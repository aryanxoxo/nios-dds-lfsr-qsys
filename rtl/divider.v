==> flow/design.v <==
module divider(input clk, input [31:0] divide, output reg new_clk);
	reg [31:0] r_reg;
	wire [31:0] r_next;
	reg reset;
	reg [31:0] old_div;
	always @(posedge clk) begin
		old_div <= divide;
	end
	always @(*) begin
		if (divide !== old_div) begin
			reset <= 1'b1;
		end else begin
			reset <= 1'b0;
		end
	end
	always @(posedge clk, posedge reset) begin
			if (reset) begin
				r_reg <= 0;
			end else if (r_reg == divide - 1) begin
				r_reg <= 0;
			end else begin
				r_reg <= r_next;
			end
	end
	assign r_next = r_reg + 1;
	always @(posedge clk, posedge reset) begin
			if (reset) begin
				new_clk <= 0;
			end
			else if (r_reg == divide - 1) begin
				new_clk <= ~new_clk;
			end
			else begin
				new_clk <= new_clk;
			end
	end
endmodule
# From RTL to reports: divider
# What the tools print for divider, step after step.
# Lines are those of the file above, counted from 1.
# Cell names lack the library's common part.
setup:
  top_module: "divider"
  clock_port: "clk"
  lib: "sky130hd"
  lib_corner: "tt_025C_1v80"

# Elaborated design
# Yosys after proc, flatten, opt, wreduce and memory -nomap, before mapping. Enables and synchronous resets that opt folds into registers are not counted as muxes. Memory bits, and registers merged into a memory's read port (data or address), are not among the register bits. Print and check cells are not counted. Equal cells are merged and count once.
bits:
  register_bits: 65
  out_inout_bits: 1
  wordCells: 10
op_classes:
  addsub: 2
  equal: 2
  muxes: 2
  bitwise: 1
ops:
  columns: ["cell", "count"]
  rows:
  - ["32-bit by 1-bit adder with 32-bit output with constant B", 1]
  - ["32-bit by 1-bit subtractor with 32-bit output with constant B", 1]
  - ["32-bit == test", 1]
  - ["32-bit !== test", 1]
  - ["32-bit 2-to-1 mux", 1]
  - ["1-bit inverter", 1]
  - ["1-bit 2-to-1 mux", 1]

# Longest topological paths
# Yosys ltp: most cells in a row. Word level: on the elaborated netlist, between registers, memories and ports. Mapped: between sequential cells and ports; inverters and the memories' decode and read muxes count.
logic_depth:
  ltp_word: 3
  abc_area: 0
  depth_mapped: 12

# Synthesis result
# Source: synth_stat.txt of the flow (Yosys; design flattened, memories mapped). It holds for the ABC_AREA given above (unset counts as 0); a run with the other value may have another netlist.
# The area totals of this step are shown rounded.
types:
  columns: ["type", "count", "area_total_um2"]
  rows:
  - ["dfrtp_1", 33, 825.792]
  - ["dfxtp_1", 32, 640.614]
  - ["xor2_1", 65, 569.296]
  - ["xnor2_1", 44, 385.37]
  - ["nor2_1", 52, 195.187]
  - ["nand3_1", 19, 95.091]
  - ["nand2_1", 22, 82.579]
  - ["nor3_1", 15, 75.072]
  - ["nor4_1", 12, 75.072]
  - ["and3_1", 11, 68.816]
  - ["buf_6", 6, 67.565]
  - ["nand4_1", 6, 37.536]
  - ["nor4_2", 3, 37.536]
  - ["or4_1", 5, 37.536]
  - ["or4_4", 3, 33.782]
  - ["a31oi_1", 5, 31.28]
  - ["o31ai_1", 4, 30.029]
  - ["and4_1", 3, 26.275]
# Other cell types: 25; their cells: 42.
mapped:
  cell_count: 382
  mapped_area_mm2: 0.003611
  seq_area_mm2: 0.001466
  ff_cells: 65

# Path before layout
# Path of least setup slack by OpenSTA after synthesis, without wires, with an ideal clock, recovery checks aside; 20% of the period is set as input and as output delay. Where synthesis merged equal registers, the netlist keeps one of their names.
synth_path:
  path_type: "input port to flip-flop"
  startpoint: "input port divide[21]"
  endpoint: "register r_reg[24]"
  period_ns: 5.73
  in_delay_ns: 1.146
  setup_time_ns: 0.119
  launch_ns: 1.146
  arrival_ns: 3.799
  setup_slack_ns: 1.812
  delay_ns: 2.772
  path_stages: 10
  period_less_setup_slack_ns: 3.918
# "delay_ns" = arrival - input delay + setup time.
# "path_stages": output pins that drive a net of the path, with the launching flip-flop's if there is one; two outputs of one cell count as two.
# "period_less_setup_slack_ns" is the clock period less the worst setup slack; recovery checks do not enter. This is arithmetic on one report: input and output delays are still those of the set period (20% each).
# Between the ends stands the longest chain of elaborated cells between them, by number of cells; it is not shown to be the way that was timed. Of several equally long chains one is given.
# A line is the first line of the expression or statement that the cell stems from. Yosys adds cells for indexed reads and writes and turns some case tables into memories.
# A register here has more assigning lines than the two given.
synth_via:
  cell_sequence: "clkbuf_1 or4_1 or4_1 or4_1 nor3_1 xnor2_1 nand4_1 nor4_4 buf_6 nor2_1"
  elab_chain_cells: 3
  cone_cells: 3
  cone_classes: "add/sub (1); eq/ne (1); mux (1)"
synth_lines:
  columns: ["item", "line", "source"]
  rows:
  - ["start: declaration", 1, "module divider(input clk, input [31:0] divide, output reg new_clk);"]
  - ["32-bit by 1-bit subtractor with 32-bit output", 19, "end else if (r_reg == divide - 1) begin"]
  - ["32-bit == test", 19, null]
  - ["32-bit 2-to-1 mux", 19, null]
  - ["end: assignment", 18, "r_reg <= 0;"]
  - ["end: assignment", 22, "r_reg <= r_next;"]
  - ["end: declaration", 2, "reg [31:0] r_reg;"]

# Worst path after layout
# From the final timing report of flow run A: the path of least setup slack in the routed layout; clock arrival at registers is part of the times.
layout_path:
  path_type: "input port to flip-flop"
  startpoint: "input port divide[5]"
  endpoint: "register new_clk"
  period_ns: 7.06
  in_delay_ns: 1.41
  setup_time_ns: 0.07
  launch_ns: 1.41
  arrival_ns: 5.25
  setup_slack_ns: 2.06
  path_stages: 11
# Between the ends stands the longest chain of elaborated cells between them, by number of cells; it is not shown to be the way that was timed. Of several equally long chains one is given.
# A register here has more assigning lines than the two given.
layout_via:
  cell_sequence: "clkdlybuf4s50_1 or4_4 or4b_1 nor2_1 nand3_1 a211oi_1 nand3_1 nor4_4 buf_6 buf_4 xor2_1"
  elab_chain_cells: 2
  cone_cells: 2
  cone_classes: "add/sub (1); eq/ne (1)"
layout_lines:
  columns: ["item", "line", "source"]
  rows:
  - ["start: declaration", 1, "module divider(input clk, input [31:0] divide, output reg new_clk);"]
  - ["32-bit by 1-bit subtractor with 32-bit output", 30, "else if (r_reg == divide - 1) begin"]
  - ["32-bit == test", 30, null]
  - ["end: assignment", 31, "new_clk <= ~new_clk;"]
  - ["end: assignment", 34, "new_clk <= new_clk;"]
  - ["end: declaration", 1, null]

Hand-over note for divider

Settings and measured results of 2 stored flow runs for module divider (sky130hd), not sorted in any way. The constraints put input and output delay at 20% of the set period each and load the outputs with 0.01 pF.
"achieved_period_ns" = clock period - worst setup slack. The figure is calculated, with input and output delays left at 20% of the set period.
By "worst_path_ns" is meant the share of the clock period that the worst setup path is allowed (20% is reserved at inputs, 20% at outputs), minus its slack. Clock arrival times at its registers enter into it.
By "final_power_w" is meant OpenSTA's value without simulated activity: inputs other than the clock are taken to toggle once in ten clock periods, and the tool carries that through the logic.
Results are given in rounded form.

--- flow run A ---
==> flow/run.sh <==
#!/bin/bash
# the make line also repeats the synthesis and layout settings of config.mk as NAME=value (left out here)
make -C /OpenROAD-flow-scripts/flow DESIGN_CONFIG=/design/flow/config.mk WORK_HOME=/design/flow/orfs CLKGATE_MAP_FILE= finish
==> flow/config.mk <==
export PLATFORM = sky130hd
export DESIGN_NAME = divider
export DESIGN_NICKNAME = divider
export VERILOG_FILES = /design/flow/design.v
export SDC_FILE = /design/flow/constraint.sdc
export NUM_CORES = 4
export LEC_CHECK = 0
export CAP_MARGIN = 30
export CELL_PAD_IN_SITES_GLOBAL_PLACEMENT = 1
export CORE_MARGIN = 2
export CORE_UTILIZATION = 31
export GPL_ROUTABILITY_DRIVEN = 0
export GPL_TIMING_DRIVEN = 1
export HOLD_SLACK_MARGIN = 0.05
export MAX_ROUTING_LAYER = met4
export SETUP_SLACK_MARGIN = 1.68
export SLEW_MARGIN = 40
==> flow/constraint.sdc <==
create_clock -name core_clock -period 7.06 [get_ports {clk}]
set_input_delay 1.4120 -clock core_clock [delete_from_list [all_inputs] [get_ports {clk}]]
set_output_delay 1.4120 -clock core_clock [all_outputs]
set_load 0.01 [all_outputs]

==> results, as YAML <==
results:
  design_die_area_mm2: 0.01253
  finalUtil_pct: 39.0
  fin_tns_ns: 0.000
  final_power_w: 0.0009206
  synthesis_area_mm2: 0.003611
  timing.setup.ws_ns: 2.061
  achieved_period_ns: 4.999
  worst_path_ns: 3.59
  worst_setup_path_type: "input port to flip-flop"
  ws_hold_ns: 0.474

--- flow run B ---
==> flow/run.sh <==
#!/bin/bash
# the make line also repeats the synthesis and layout settings of config.mk as NAME=value (left out here)
make -C /OpenROAD-flow-scripts/flow DESIGN_CONFIG=/design/flow/config.mk WORK_HOME=/design/flow/orfs CLKGATE_MAP_FILE= finish
==> flow/config.mk <==
export PLATFORM = sky130hd
export DESIGN_NAME = divider
export DESIGN_NICKNAME = divider
export VERILOG_FILES = /design/flow/design.v
export SDC_FILE = /design/flow/constraint.sdc
export NUM_CORES = 4
export LEC_CHECK = 0
export CAP_MARGIN = 20
export CORE_MARGIN = 2
export CORE_UTILIZATION = 40
export SLEW_MARGIN = 20
==> flow/constraint.sdc <==
create_clock -name core_clock -period 2.61 [get_ports {clk}]
set_input_delay 0.5220 -clock core_clock [delete_from_list [all_inputs] [get_ports {clk}]]
set_output_delay 0.5220 -clock core_clock [all_outputs]
set_load 0.01 [all_outputs]

==> results, as YAML <==
results:
  design_die_area_mm2: 0.009803
  finalUtil_pct: 58.0
  fin_tns_ns: -11.66
  final_power_w: 0.00228
  synthesis_area_mm2: 0.003611
  timing.setup.ws_ns: -0.397
  achieved_period_ns: 3.007
  worst_path_ns: 2.49
  worst_setup_path_type: "input port to flip-flop"
  ws_hold_ns: 0.391

End of note.
